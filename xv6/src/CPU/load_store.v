==> flow/design.v <==
module load_store (
  input wire        i_clk,
  input wire [31:0] i_instruction,
  input wire [31:0] i_regout1,
  input wire [31:0] i_regout2,
  input wire [31:0] i_PC,
  input wire [31:0] i_IR,
  input wire [31:0] i_state,
  input wire        i_input_bus_DV,
  input wire [31:0] i_input_bus_data,
  input wire        i_start_fetch,
  input wire [31:0] i_satp,
  output reg [2:0]  o_bhw = 3'd0,
  output reg [31:0] o_bus_address = 32'd0,
  output reg [31:0] o_bus_data = 32'd0,
  output reg        o_bus_DV = 1'd0,
  output reg        o_write_notread = 1'd0,
  output reg [31:0] o_loaded_value = 32'd0,
  output reg        o_loaded_value_DV = 1'd0,
  output reg [31:0] o_IR_value = 32'd0,
  output reg        o_IR_DV = 1'd0,
  output            o_ld_st_finnished,
  output            o_amo_finnished
);
wire signed [31:0] w_se_load_offset = { {20{i_IR[31]}}, i_IR[31:20] };
wire signed [31:0] w_se_store_offset = { {20{i_IR[31]}}, i_IR[31:25], i_IR[11:7]};
reg r_local_state = 1'b0;
reg r_first_fetch = 1'b1;
reg r_start_fetch = 1'b0;
localparam integer READY = 1'b0;
localparam integer WAITING = 1'b1;
integer integer_number_of_fetch = 32'd0;
assign o_ld_st_finnished = (i_instruction >= 32'd27 & i_instruction <= 32'd34) & i_state == 32'd1 &
  r_local_state == WAITING & i_input_bus_DV == 1'b1;
localparam integer AMO_READY_LOAD = 32'd0;
localparam integer AMO_WAITING_LOAD = 32'd1;
localparam integer AMO_READY_WRITE = 32'd2;
localparam integer AMO_WAITING_WRITE = 32'd3;
localparam integer AMO_STANDBY = 32'd4;
localparam integer AMO_STANDBY2 = 32'd5;
reg [31:0] r_amo_local_state = 32'b0;
reg [31:0] r_amo_address = 32'b0;
reg [31:0] r_amo_value = 32'b0;
reg r_amo_finnished = 1'b0;
assign o_amo_finnished = r_amo_finnished;
localparam integer MMU_STATE1 = 32'd0;
localparam integer MMU_STATE2 = 32'd1;
localparam integer MMU_STATE3 = 32'd2;
reg [31:0] mmu_state = 32'b0;
reg [1:0] r_addr_lsb;
localparam OPCODE_LB     = 32'd27;
localparam OPCODE_LH     = 32'd28;
localparam OPCODE_LW     = 32'd29;
localparam OPCODE_LBU    = 32'd30;
localparam OPCODE_LHU    = 32'd31;
localparam OPCODE_SB     = 32'd32;
localparam OPCODE_SH     = 32'd33;
localparam OPCODE_SW     = 32'd34;
localparam OPCODE_AMOSWAP= 32'd60;
always @(posedge i_clk) begin
  o_bus_DV           <= 1'b0;
  o_loaded_value_DV  <= 1'b0;
  o_IR_DV            <= 1'b0;
  r_amo_finnished    <= 1'b0;
  if (i_state == 32'b0) begin
    if (i_start_fetch)
      r_start_fetch <= 1'b1;
    handle_fetch(r_start_fetch, i_PC);
  end
  else begin
    case (i_instruction)
      OPCODE_LB:  handle_load(3'b001, i_regout1 + w_se_load_offset, 1'b1, 2'b00);
      OPCODE_LH:  handle_load(3'b010, i_regout1 + w_se_load_offset, 1'b1, 2'b01);
      OPCODE_LW:  handle_load(3'b100, $signed(i_regout1) + $signed(w_se_load_offset), 1'b1, 2'b10);
      OPCODE_LBU: handle_load(3'b001, i_regout1 + w_se_load_offset, 1'b0, 2'b00);
      OPCODE_LHU: handle_load(3'b010, i_regout1 + w_se_load_offset, 1'b0, 2'b01);
      OPCODE_SB: handle_store(3'b001, i_regout1 + w_se_store_offset, {24'b0, i_regout2[7:0]});
      OPCODE_SH: handle_store(3'b010, i_regout1 + w_se_store_offset, {16'b0, i_regout2[15:0]});
      OPCODE_SW: handle_store(3'b100, i_regout1 + w_se_store_offset, i_regout2);
      OPCODE_AMOSWAP: handle_amoswap(i_regout1, i_regout2);
      default: ;
    endcase
  end
end
task automatic start_bus_read;
  input [2:0] bhw;
  input [31:0] addr;
  begin
    if (i_satp == 32'b0) begin
      o_bhw <= bhw;
      o_write_notread <= 1'b0;
      o_bus_address <= addr;
      o_bus_DV <= 1'b1;
      r_addr_lsb <= addr[1:0];
    end
    else begin
      translate_address(addr, bhw, 32'b0, 1'b0);
    end
  end
endtask
task automatic start_bus_write;
  input [2:0] bhw;
  input [31:0] addr;
  input [31:0] data;
  begin
    if (i_satp == 32'b0) begin
      o_bhw <= bhw;
      o_bus_data <= data;
      o_write_notread <= 1'b1;
      o_bus_address <= addr;
      o_bus_DV <= 1'b1;
    end
    else begin
      translate_address(addr, bhw, data, 1'b1);
    end
  end
endtask
task automatic handle_load;
  input [2:0] bhw;
  input [31:0] addr;
  input sign_extend;
  input [1:0] size;
  begin
    if (r_local_state == READY) begin
      start_bus_read(bhw, addr);
      if (i_satp == 0) begin
        r_local_state <= WAITING;
      end
      else if (mmu_state == MMU_STATE3) begin
        r_local_state <= WAITING;
      end
    end
    else if (r_local_state == WAITING && i_input_bus_DV) begin
      o_loaded_value <= complete_bus_read(i_input_bus_data, sign_extend, size, r_addr_lsb);
      o_loaded_value_DV <= 1'b1;
      r_local_state <= READY;
      mmu_state <= 32'b0;
    end
  end
endtask
task automatic handle_store;
  input [2:0] bhw;
  input [31:0] addr;
  input [31:0] data;
  begin
    if (r_local_state == READY) begin
      start_bus_write(bhw, addr, data);
      if (i_satp == 0) begin
        r_local_state <= WAITING;
      end
      else if (mmu_state == MMU_STATE3) begin
        r_local_state <= WAITING;
      end
    end
    else if (r_local_state == WAITING && i_input_bus_DV) begin
      r_local_state <= READY;
      mmu_state <= 32'b0;
    end
  end
endtask
function [31:0] complete_bus_read;
  input [31:0] data;
  input sign_extend;
  input [1:0] size;
  input [1:0] addr_lsb;
  begin
    case (size)
      2'b00: begin  
        case (addr_lsb)
          2'h0: complete_bus_read = sign_extend ? { {24{data[7]}}, data[7:0] } : { 24'b0, data[7:0] };
          2'h1: complete_bus_read = sign_extend ? { {24{data[15]}}, data[15:8] } : { 24'b0, data[15:8] };
          2'h2: complete_bus_read = sign_extend ? { {24{data[23]}}, data[23:16] } : { 24'b0, data[23:16] };
          2'h3: complete_bus_read = sign_extend ? { {24{data[31]}}, data[31:24] } : { 24'b0, data[31:24] };
        endcase
      end
      2'b01: begin  
        case (addr_lsb[1])
          1'b0: complete_bus_read = sign_extend ? { {16{data[15]}}, data[15:0] } : { 16'b0, data[15:0] };
          1'b1: complete_bus_read = sign_extend ? { {16{data[31]}}, data[31:16] } : { 16'b0, data[31:16] };
        endcase
      end
      default: complete_bus_read = data;  
    endcase
  end
endfunction
task automatic handle_fetch;
  input start_fetch;
  input [31:0] PC;
  begin
    if (r_local_state == READY && (start_fetch || r_first_fetch)) begin
      r_first_fetch <= 1'b0;
      integer_number_of_fetch <= integer_number_of_fetch + 32'd1;
      start_bus_read(3'b100, PC);
      if (i_satp == 0) begin
        r_local_state <= WAITING;
      end
      else if (mmu_state == MMU_STATE3) begin
        r_local_state <= WAITING;
      end
    end
    else if (r_local_state == WAITING && i_input_bus_DV) begin
      o_IR_value <= i_input_bus_data;
      o_IR_DV <= 1'b1;
      r_local_state <= READY;
      r_start_fetch <= 1'b0;
    end
  end
endtask
task automatic handle_amoswap;
  input [31:0] addr;
  input [31:0] value;
  begin
    case (r_amo_local_state)
      AMO_READY_LOAD: begin
        r_amo_address <= addr;
        r_amo_value <= value;
        start_bus_read(3'b100, addr);
        if (i_satp == 0) begin
          r_amo_local_state <= AMO_WAITING_LOAD;
        end
        else if (mmu_state == MMU_STATE3) begin
          r_amo_local_state <= AMO_WAITING_LOAD;
        end
      end
      AMO_WAITING_LOAD: begin
        if (i_input_bus_DV) begin
          o_loaded_value <= i_input_bus_data;
          o_loaded_value_DV <= 1'b1;
          r_amo_local_state <= AMO_READY_WRITE;
        end
      end
      AMO_READY_WRITE: begin
        start_bus_write(3'b100, r_amo_address, r_amo_value);
        if (i_satp == 0) begin
          r_amo_local_state <= AMO_WAITING_WRITE;
        end
        else if (mmu_state == MMU_STATE3) begin
          r_amo_local_state <= AMO_WAITING_WRITE;
        end
      end
      AMO_WAITING_WRITE: begin
        if (i_input_bus_DV) begin
          r_amo_local_state <= AMO_STANDBY;
        end
      end
      AMO_STANDBY: begin
        r_amo_local_state <= AMO_STANDBY2;
        r_amo_finnished <= 1'b1;
      end
      AMO_STANDBY2: begin
        r_amo_local_state <= AMO_READY_LOAD;
      end
    endcase
  end
endtask
task automatic translate_address;
  input [31:0] addr;
  input [2:0] bhw;
  input [31:0] data;
  input is_write;
  begin
    case (mmu_state)
      MMU_STATE1: begin
        mmu_state <= MMU_STATE2;
      end
      MMU_STATE2: begin
        mmu_state <= MMU_STATE3;
      end
      MMU_STATE3: begin
        if (is_write == 1'b0) begin
          o_bhw <= bhw;
          o_write_notread <= 1'b0;
          o_bus_address <= addr;
          o_bus_DV <= 1'b1;
        end
        else begin
          o_bhw <= bhw;
          o_bus_data <= data;
          o_write_notread <= 1'b1;
          o_bus_address <= addr;
          o_bus_DV <= 1'b1;
        end
        mmu_state <= MMU_STATE1;
      end
      default: begin
        mmu_state <= MMU_STATE1;
      end
    endcase
  end
endtask
endmodule
* From RTL to reports: load_store
Tool output for the design above, in the order of the flow.
Lines are those of the file above, counted from 1.
A cell with -- has no value.
- Design top :: load_store
- Clock :: i_clk
- Standard-cell library :: sky130hd
- Corner :: tt_025C_1v80

* Word-level counts
Yosys after proc, flatten, opt, wreduce and memory -nomap, before mapping. Memory bits, and registers merged into a memory's read port (data or address), are not among the register bits. Print and check cells are not counted.
- Add/subtract/negate cells :: 3
- Order comparisons :: 2
- Equal/unequal tests :: 69
- Muxes and demuxes :: 121
- Bitwise gates (word level) :: 9
- Reduce/logical cells :: 36
** Operators with widths (number)
- 2-to-1 mux 32 bit :: 53
- case mux 32 bit (select 4 bit) :: 4
- case mux 32 bit (select 6 bit) :: 2
- case mux 32 bit (select 2 bit) :: 4
- equality test 32 x 5 -> 1 bit (second input constant) :: 5
- equality test 32 x 6 -> 1 bit (second input constant) :: 4
- zero test 32 bit :: 4
- equality test 32 x 1 -> 1 bit (second input constant) :: 3
- equality test 32 x 2 -> 1 bit (second input constant) :: 3
- equality test 32 x 3 -> 1 bit (second input constant) :: 2
- adder 32 bit :: 2
- != test 2 bit (second input constant) :: 20
- != test 3 x 2 -> 1 bit (second input constant) :: 13
- 2-to-1 mux 3 bit :: 12
- adder 32 x 12 -> 32 bit :: 1
- greater-or-equal comparator 32 x 5 -> 1 bit (second input constant) :: 1
- <= comparator 32 x 6 -> 1 bit (second input constant) :: 1
- 2-to-1 mux 1 bit :: 30
- 2-to-1 mux 2 bit :: 9
- != test 4 x 1 -> 1 bit (second input constant) :: 4
- AND reduction 14 bit :: 1
- AND reduction 12 bit :: 1
- nonzero test 6 bit :: 2
- case mux 3 bit (select 4 bit) :: 1
- AND reduction 10 bit :: 1
- nonzero test 10 bit :: 1
- != test 3 x 1 -> 1 bit (second input constant) :: 3
- AND reduction 3 bit :: 3
Not listed: further kinds 30, cells in them 50.
- Flip-flop bits (word level) :: 269
- Cells after elaboration :: 258

* Longest topological paths
Depth = most cells in a row (Yosys ltp): at word level without a register or memory, in the mapped netlist without a sequential cell, where the memories' decode and read muxes count.
- Word-level depth :: 6
- ABC_AREA :: 0
- Depth in mapped cells :: 12

* Netlist
The flow's flattened synthesis, as Yosys stat reports it; memories are mapped. The netlist is that of the ABC_AREA named above (0 if unset); the other value can give another one.
** Cell types
- sky130_fd_sc_hd__edfxtp_1 :: number 236, area in all 7.09E+03 um^2
- sky130_fd_sc_hd__a21oi_1 :: number 109, area in all 545.523 um^2
- sky130_fd_sc_hd__nand2_1 :: number 124, area in all 465.446 um^2
- sky130_fd_sc_hd__ha_1 :: number 37, area in all 462.944 um^2
- sky130_fd_sc_hd__nor2_1 :: number 100, area in all 375.36 um^2
- sky130_fd_sc_hd__o21ai_0 :: number 55, area in all 275.264 um^2
- sky130_fd_sc_hd__a22o_1 :: number 26, area in all 227.718 um^2
- sky130_fd_sc_hd__clkbuf_1 :: number 57, area in all 213.955 um^2
- sky130_fd_sc_hd__and2_1 :: number 34, area in all 212.704 um^2
- sky130_fd_sc_hd__nor4_1 :: number 33, area in all 206.448 um^2
- sky130_fd_sc_hd__a21o_1 :: number 27, area in all 202.694 um^2
- sky130_fd_sc_hd__xor2_1 :: number 21, area in all 183.926 um^2
- sky130_fd_sc_hd__a221o_1 :: number 17, area in all 170.163 um^2
- sky130_fd_sc_hd__a221oi_1 :: number 19, area in all 166.41 um^2
- sky130_fd_sc_hd__mux4_2 :: number 7, area in all 157.651 um^2
- sky130_fd_sc_hd__xnor2_1 :: number 16, area in all 140.134 um^2
- sky130_fd_sc_hd__nand4_1 :: number 18, area in all 112.608 um^2
- sky130_fd_sc_hd__mux2i_1 :: number 11, area in all 110.106 um^2
Not listed: further types 56, cells in them 238.
- Cell count :: 1185
- Synthesis area :: 13021.2 um^2
- Sequential area :: 7166.9 um^2
- Flip-flop cells :: 240

* Path before layout
Path of least setup slack by OpenSTA after synthesis, without wires, with an ideal clock, recovery checks aside; 20% of the period is set as input and as output delay. Where synthesis merged equal registers, the netlist keeps one of their names.
- Path kind :: input to register
- Start :: input i_instruction[7]
- End :: register o_bus_data[0]
- Period :: 10.0 ns
- Arrival time :: 8.627 ns
- Data required time :: 9.406 ns
- Slack :: 0.779 ns
- Delay of the path :: 7.221 ns
- Stages on the path :: 7
- Buffers on the path :: 2
- Period reached after synthesis :: 9.221 ns
"delay of the path" is the arrival time less input delay plus setup time.
"stages on the path" counts driving pins, that of a launching flip-flop among them; a cell with two outputs on the path counts twice.
"period reached after synthesis" is the clock period less the worst setup slack; recovery checks do not enter. This is arithmetic on one report: input and output delays are still those of the set period (20% each).
The rows between start and end are the longest chain of elaborated cells between them; the timing report does not say that the signal goes this way. Where chains are equally long, one stands for them.
Each line given opens the expression or statement behind the cell; cells for indexed reads and writes are added by Yosys, which also makes memories of some case tables.
The path ends at the enable pin of a flip-flop; only ways to that pin are counted.
- Path through :: sky130_fd_sc_hd__or2_2 -> sky130_fd_sc_hd__or4_1 -> sky130_fd_sc_hd__clkbuf_1 -> sky130_fd_sc_hd__nor2_1 -> sky130_fd_sc_hd__clkbuf_1 -> sky130_fd_sc_hd__nor2_1 -> sky130_fd_sc_hd__a2111oi_0
- Length of the longest elaborated chain :: 3
** Ends and longest elaborated chain, after synthesis
- start, declared :: line 3 : input wire [31:0] i_instruction,
- equality test 32 x 6 -> 1 bit :: line 71 : case (i_instruction)
- nonzero test 4 bit
- AND reduction 10 bit
- end, declared :: line 15 : output reg [31:0] o_bus_data = 32'd0,

* Timing after layout
Path of least setup slack in the final report of flow run A (OpenROAD, finished layout, wires in). Where an end is a register, its clock arrival counts in the times.
- Path kind :: input to output
- Start :: input i_state[22]
- End :: output o_ld_st_finnished
- Period :: 12.9 ns
- External output delay :: 2.58 ns
- Arrival time :: 5.05 ns
- Data required time :: 10.32 ns
- Slack :: 5.27 ns
- Stages on the path :: 7
- Buffers on the path :: 2
The rows between start and end are the longest chain of elaborated cells between them; the timing report does not say that the signal goes this way. Where chains are equally long, one stands for them.
- Path through :: sky130_fd_sc_hd__clkdlybuf4s50_1 -> sky130_fd_sc_hd__nor4_1 -> sky130_fd_sc_hd__nand2_1 -> sky130_fd_sc_hd__nor4_1 -> sky130_fd_sc_hd__o2111ai_1 -> sky130_fd_sc_hd__nor2_1 -> sky130_fd_sc_hd__clkdlybuf4s50_1
- Length of the longest elaborated chain :: 4
** Ends and longest elaborated chain, post-layout
- start, declared :: line 8 : input wire [31:0] i_state,
- equality test 32 x 1 -> 1 bit :: line 33 : assign o_ld_st_finnished = (i_instruction >= 32'd27 & i_instruction <= 32'd34) & i_state == 32'd1 &
- bitwise AND 1 bit (3 in a row) :: line 33
- end, declared :: line 22 : output            o_ld_st_finnished,

Below are 2 stored runs of the flow (Yosys, OpenROAD; platform sky130hd) on load_store, each with its settings and what was measured, unordered. Constraints: input delay and output delay 20% of the set period each, output load 0.01 pF.
"period achieved": clock period set for the run, less the worst setup slack. It is reckoned from that one timing run; input and output delays stay at 20% of the period that was set.
"worst path time" = time allowed to the worst setup path (clock period - input delay - output delay, where it has them) - its slack; a late launch clock adds to it, a late capture clock takes from it.
"total power of the final layout" is the tool's figure for a default switching activity; nothing was simulated.

** Flow run A
- Settings :: period_ns=12.9; CAP_MARGIN=20; CORE_MARGIN=2; CORE_UTILIZATION=40; SLEW_MARGIN=20
- Utilization after layout :: 56.2%
- Sum of negative setup slack :: 0.000 ns
- Worst path time :: 2.47 ns
- Critical path type :: input to output
- Area of the synthesized netlist :: 13021.2 um^2
- Worst-case hold slack :: 0.505 ns
- Standard-cell area of the final layout :: 18157.4 um^2
- Worst setup slack after layout :: 5.269 ns
- Period achieved :: 7.631 ns
- Total power of the final layout :: 1.905 mW
- Area of the die :: 34012.6 um^2

** Flow run B
- Settings :: period_ns=6.41; CORE_UTILIZATION=43; SETUP_SLACK_MARGIN=0.82; PLACE_DENSITY_LB_ADDON=0.07; CORE_ASPECT_RATIO=0.78; CORE_MARGIN=7; CELL_PAD_IN_SITES_GLOBAL_PLACEMENT=1; TNS_END_PERCENT=50; ABC_AREA=1; GPL_TIMING_DRIVEN=1; CAP_MARGIN=5; SLEW_MARGIN=15; MIN_ROUTING_LAYER=met1; MAX_ROUTING_LAYER=met4
- Utilization after layout :: 58.5%
- Sum of negative setup slack :: 0.000 ns
- Worst path time :: 1.97 ns
- Critical path type :: input to output
- Area of the synthesized netlist :: 14904.3 um^2
- Worst-case hold slack :: 0.514 ns
- Standard-cell area of the final layout :: 20054.2 um^2
- Worst setup slack after layout :: 1.878 ns
- Period achieved :: 4.532 ns
- Total power of the final layout :: 3.917 mW
- Area of the die :: 40109.9 um^2
