==> flow/design.v <==
module register_file(i_clk, i_data, i_IR, i_load,
  o_regout1, o_regout2, o_regs);
input        i_clk;
input        i_load;
input [31:0] i_data;
input [31:0] i_IR;
output [31:0] o_regout1;
output [31:0] o_regout2;
output [1023:0] o_regs;
(* ramstyle = "logic" *) reg signed [31:0] regfile [0:31];
wire [4:0] w_select_regin = i_IR[11:7];
wire [4:0] w_select_regout1 = i_IR[19:15];
wire [4:0] w_select_regout2 = i_IR[24:20];
assign o_regout1 = (w_select_regout1 == 5'd0) ? 32'd0 : regfile[w_select_regout1];
assign o_regout2 = (w_select_regout2 == 5'd0) ? 32'd0 : regfile[w_select_regout2];
always @(posedge i_clk) begin
  if (i_load && w_select_regin != 5'd0) begin
    regfile[w_select_regin] <= i_data;
  end
end
assign o_regs = {
    regfile[31], regfile[30], regfile[29], regfile[28],
    regfile[27], regfile[26], regfile[25], regfile[24],
    regfile[23], regfile[22], regfile[21], regfile[20],
    regfile[19], regfile[18], regfile[17], regfile[16],
    regfile[15], regfile[14], regfile[13], regfile[12],
    regfile[11], regfile[10], regfile[9],  regfile[8],
    regfile[7],  regfile[6],  regfile[5],  regfile[4],
    regfile[3],  regfile[2],  regfile[1],  regfile[0]
};
wire [31:0] reg0 = regfile[0];
wire [31:0] reg1 = regfile[1];
wire [31:0] reg2 = regfile[2];
wire [31:0] reg3 = regfile[3];
wire [31:0] reg4 = regfile[4];
wire [31:0] reg5 = regfile[5];
wire [31:0] reg6 = regfile[6];
wire [31:0] reg7 = regfile[7];
wire [31:0] reg8 = regfile[8];
wire [31:0] reg9 = regfile[9];
wire [31:0] reg10 = regfile[10];
wire [31:0] reg11 = regfile[11];
wire [31:0] reg12 = regfile[12];
wire [31:0] reg13 = regfile[13];
wire [31:0] reg14 = regfile[14];
wire [31:0] reg15 = regfile[15];
wire [31:0] reg16 = regfile[16];
wire [31:0] reg17 = regfile[17];
wire [31:0] reg18 = regfile[18];
wire [31:0] reg19 = regfile[19];
wire [31:0] reg20 = regfile[20];
wire [31:0] reg21 = regfile[21];
wire [31:0] reg22 = regfile[22];
wire [31:0] reg23 = regfile[23];
wire [31:0] reg24 = regfile[24];
wire [31:0] reg25 = regfile[25];
wire [31:0] reg26 = regfile[26];
wire [31:0] reg27 = regfile[27];
wire [31:0] reg28 = regfile[28];
wire [31:0] reg29 = regfile[29];
wire [31:0] reg30 = regfile[30];
wire [31:0] reg31 = regfile[31];
integer i = 32'd0;
initial begin
  for( i = 32'd0; i < 32'd32; i = i + 32'd1) begin
    regfile[i] <= 32'd0;
  end
end
endmodule
[Reports on register_file]
What the tools print for register_file, step after step.
Lines are those of the file above, counted from 1.
Cell names lack the library's common part.
A cell with - has no value.
Inputs
  design top: register_file
  clock input: i_clk
  library: sky130hd
  library corner: tt_025C_1v80

[After elaboration]
Source: Yosys, flattened and elaborated, memories not mapped. Widths are those after wreduce; folded enables and synchronous resets count as part of the registers. Registers that Yosys merges into a memory's read port (data or address) are not register bits. Print and check cells do not count. Equal cells are merged and count once.
Memory sizes are those after Yosys's memory passes, which may raise the word count (mostly to a power of two), join words into wider ones and drop unused or constant bits.
Word-level totals
  register bits after elaboration: 0
  memory bits (writable): 1024
  memory cells: 1
  output and inout bits: 1088
  word-level cells: 10
Memories
  regfile: words 32, width 32, line 10  | (* ramstyle = "logic" *) reg signed [31:0] regfile [0:31];
Operators by class
  muxes and demuxes: 5
  reductions and logical operators: 4
Operators with widths (count)
  32-bit 2-to-1 mux: 3
  5-bit logical NOT: 2
  5-bit nonzero test: 1
  5-bit 2-to-1 mux: 1
  1-bit logical AND: 1
  1-bit 2-to-1 mux: 1

[Logic depth]
Depth = most cells in a row (Yosys ltp): at word level without a register or memory, in the mapped netlist without a sequential cell, where the memories' decode and read muxes count.
Logic depth
  depth in word-level cells: 3
  ABC_AREA: 0
  mapped depth: 9

[After synthesis]
Source: synth_stat.txt of the flow (Yosys; design flattened, memories mapped). It holds for the ABC_AREA given above (unset counts as 0); a run with the other value may have another netlist.
Cells by type (count)
  edfxtp_1: 1024
  mux4_2: 425
  mux2i_1: 183
  a22o_1: 62
  clkbuf_1: 96
  a211oi_1: 47
  o22ai_1: 55
  buf_2: 55
  o221ai_1: 31
  mux2_2: 24
  nand2_1: 65
  a21oi_1: 46
  a211o_1: 23
  a221oi_1: 23
  a2111oi_0: 22
  buf_4: 22
  nor3_1: 32
  a2111oi_2: 9
Not listed: further types 23, cells in them 156.
Synthesis totals
  cell count: 2400
  chip area (Yosys): 47013.8 um^2
  flip-flop cells: 1024
  buffer cells: 201

[Timing after synthesis]
Source: OpenSTA report_checks on the synthesized netlist (no wires, ideal clock, input and output delay 20% of the period each), path of least setup slack; recovery checks are left aside. Register names are those of the netlist, which keeps one name where synthesis merged equal registers.
Timing path post-synthesis
  path kind: input to register
  from: input port i_IR[8]
  to: memory regfile[12][0]
  clock period: 3.54 ns
  input delay: 0.708 ns
  launch time at the first pin: 0.708 ns
  data arrival time: 2.707 ns
  setup slack: 0.412 ns
  delay of the path: 2.420 ns
  stages on the path: 3
  synthesis period reached: 3.128 ns
"delay of the path" = arrival - input delay + setup time.
"stages on the path": output pins that drive a net of the path, with the launching flip-flop's if there is one; two outputs of one cell count as two.
"synthesis period reached" = period - worst setup slack (recovery checks aside). The figure is calculated, with input and output delays left at 20% of the set period.
Between the ends stands the longest chain of elaborated cells between them, by number of cells; it is not shown to be the way that was timed. Of several equally long chains one is given.
Each line given opens the expression or statement behind the cell; cells for indexed reads and writes are added by Yosys, which also makes memories of some case tables.
Only ways into the end's enable, where the timed path ends, are counted here.
On the way, post-synthesis
  cells stage by stage: or3b_2 > clkbuf_1 > nor2_1
  cells in the longest elaborated chain: 3
  elaborated cells between the ends (all ways): 4
  source lines of those cells: 1
Ends and longest elaborated chain, post-synthesis
  from (decl): line 6  | input [31:0] i_IR;
  5-bit nonzero test: line 17  | if (i_load && w_select_regin != 5'd0) begin
  1-bit logical AND: line 17
  5-bit 2-to-1 mux: line 17
  to (decl): line 10  | (* ramstyle = "logic" *) reg signed [31:0] regfile [0:31];

[Worst path after layout]
Path of least setup slack in the final report of run A (OpenROAD, finished layout, wires in). Where an end is a register, its clock arrival counts in the times.
Timing path after layout
  path kind: input to output
  from: input port i_IR[23]
  to: output port o_regout2[28]
  clock period: 5.35 ns
  input delay: 1.07 ns
  launch time at the first pin: 1.07 ns
  data arrival time: 4.29 ns
  setup slack: -0.01 ns
  stages on the path: 8
Between the ends stands the longest chain of elaborated cells between them, by number of cells; it is not shown to be the way that was timed. Of several equally long chains one is given.
A memory read counts as a cell of the chain, while the word-level depth stops at memories.
On the way, after layout
  cells stage by stage: clkdlybuf4s50_1 > buf_12 > and2_4 > buf_4 > a22o_1 > a2111oi_2 > nor3_1 > clkdlybuf4s50_1
  cells in the longest elaborated chain: 2
  elaborated cells between the ends (all ways): 3
  source lines of those cells: 2
Ends and longest elaborated chain, after layout
  from (decl): line 6  | input [31:0] i_IR;
  memory 32 x 32 bit: line 10  | (* ramstyle = "logic" *) reg signed [31:0] regfile [0:31];
  32-bit 2-to-1 mux: line 15  | assign o_regout2 = (w_select_regout2 == 5'd0) ? 32'd0 : regfile[w_select_regout2];
  to (decl): line 8  | output [31:0] o_regout2;

Add stored flow runs of register_file

Below are 2 stored runs of the flow (Yosys, OpenROAD; platform sky130hd) on register_file, each with its settings and what was measured, unordered. Constraints: input delay and output delay 20% of the set period each, output load 0.01 pF.
"achieved clock period (ns)" means the clock period less the worst setup slack. The figure is calculated, with input and output delays left at 20% of the set period.
By "finish__power__total" is meant OpenSTA's value without simulated activity: inputs other than the clock are taken to toggle once in ten clock periods, and the tool carries that through the logic.

settings of run A
{
  "period_ns": 5.35,
  "CAP_MARGIN": 20,
  "CORE_MARGIN": 2,
  "CORE_UTILIZATION": 40,
  "SLEW_MARGIN": 20
}
report of run A
yosys chip area after synthesis (um^2): 47013.8
finish__design__die__area: 120295.0
finish__design__instance__area__stdcell: 65927.0
finish__timing__setup__ws: -0.013
finish__timing__setup__tns: -0.014
finish__timing__hold__ws: 1.025
finish__power__total: 1.941e-02
achieved clock period (ns): 5.363

settings of run B
{
  "period_ns": 2.39,
  "CORE_UTILIZATION": 18,
  "PLACE_DENSITY_LB_ADDON": 0.19,
  "CELL_PAD_IN_SITES_GLOBAL_PLACEMENT": 1,
  "TNS_END_PERCENT": 65,
  "GPL_TIMING_DRIVEN": 0,
  "CTS_CLUSTER_SIZE": 46,
  "MIN_ROUTING_LAYER": "met2",
  "CAP_MARGIN": 20,
  "CORE_MARGIN": 2,
  "SLEW_MARGIN": 20
}
report of run B
yosys chip area after synthesis (um^2): 47013.8
finish__design__die__area: 265292.0
finish__design__instance__area__stdcell: 78003.6
finish__timing__setup__ws: -1.135
finish__timing__setup__tns: -60.243
finish__timing__hold__ws: 0.097
finish__power__total: 5.024e-02
achieved clock period (ns): 3.525
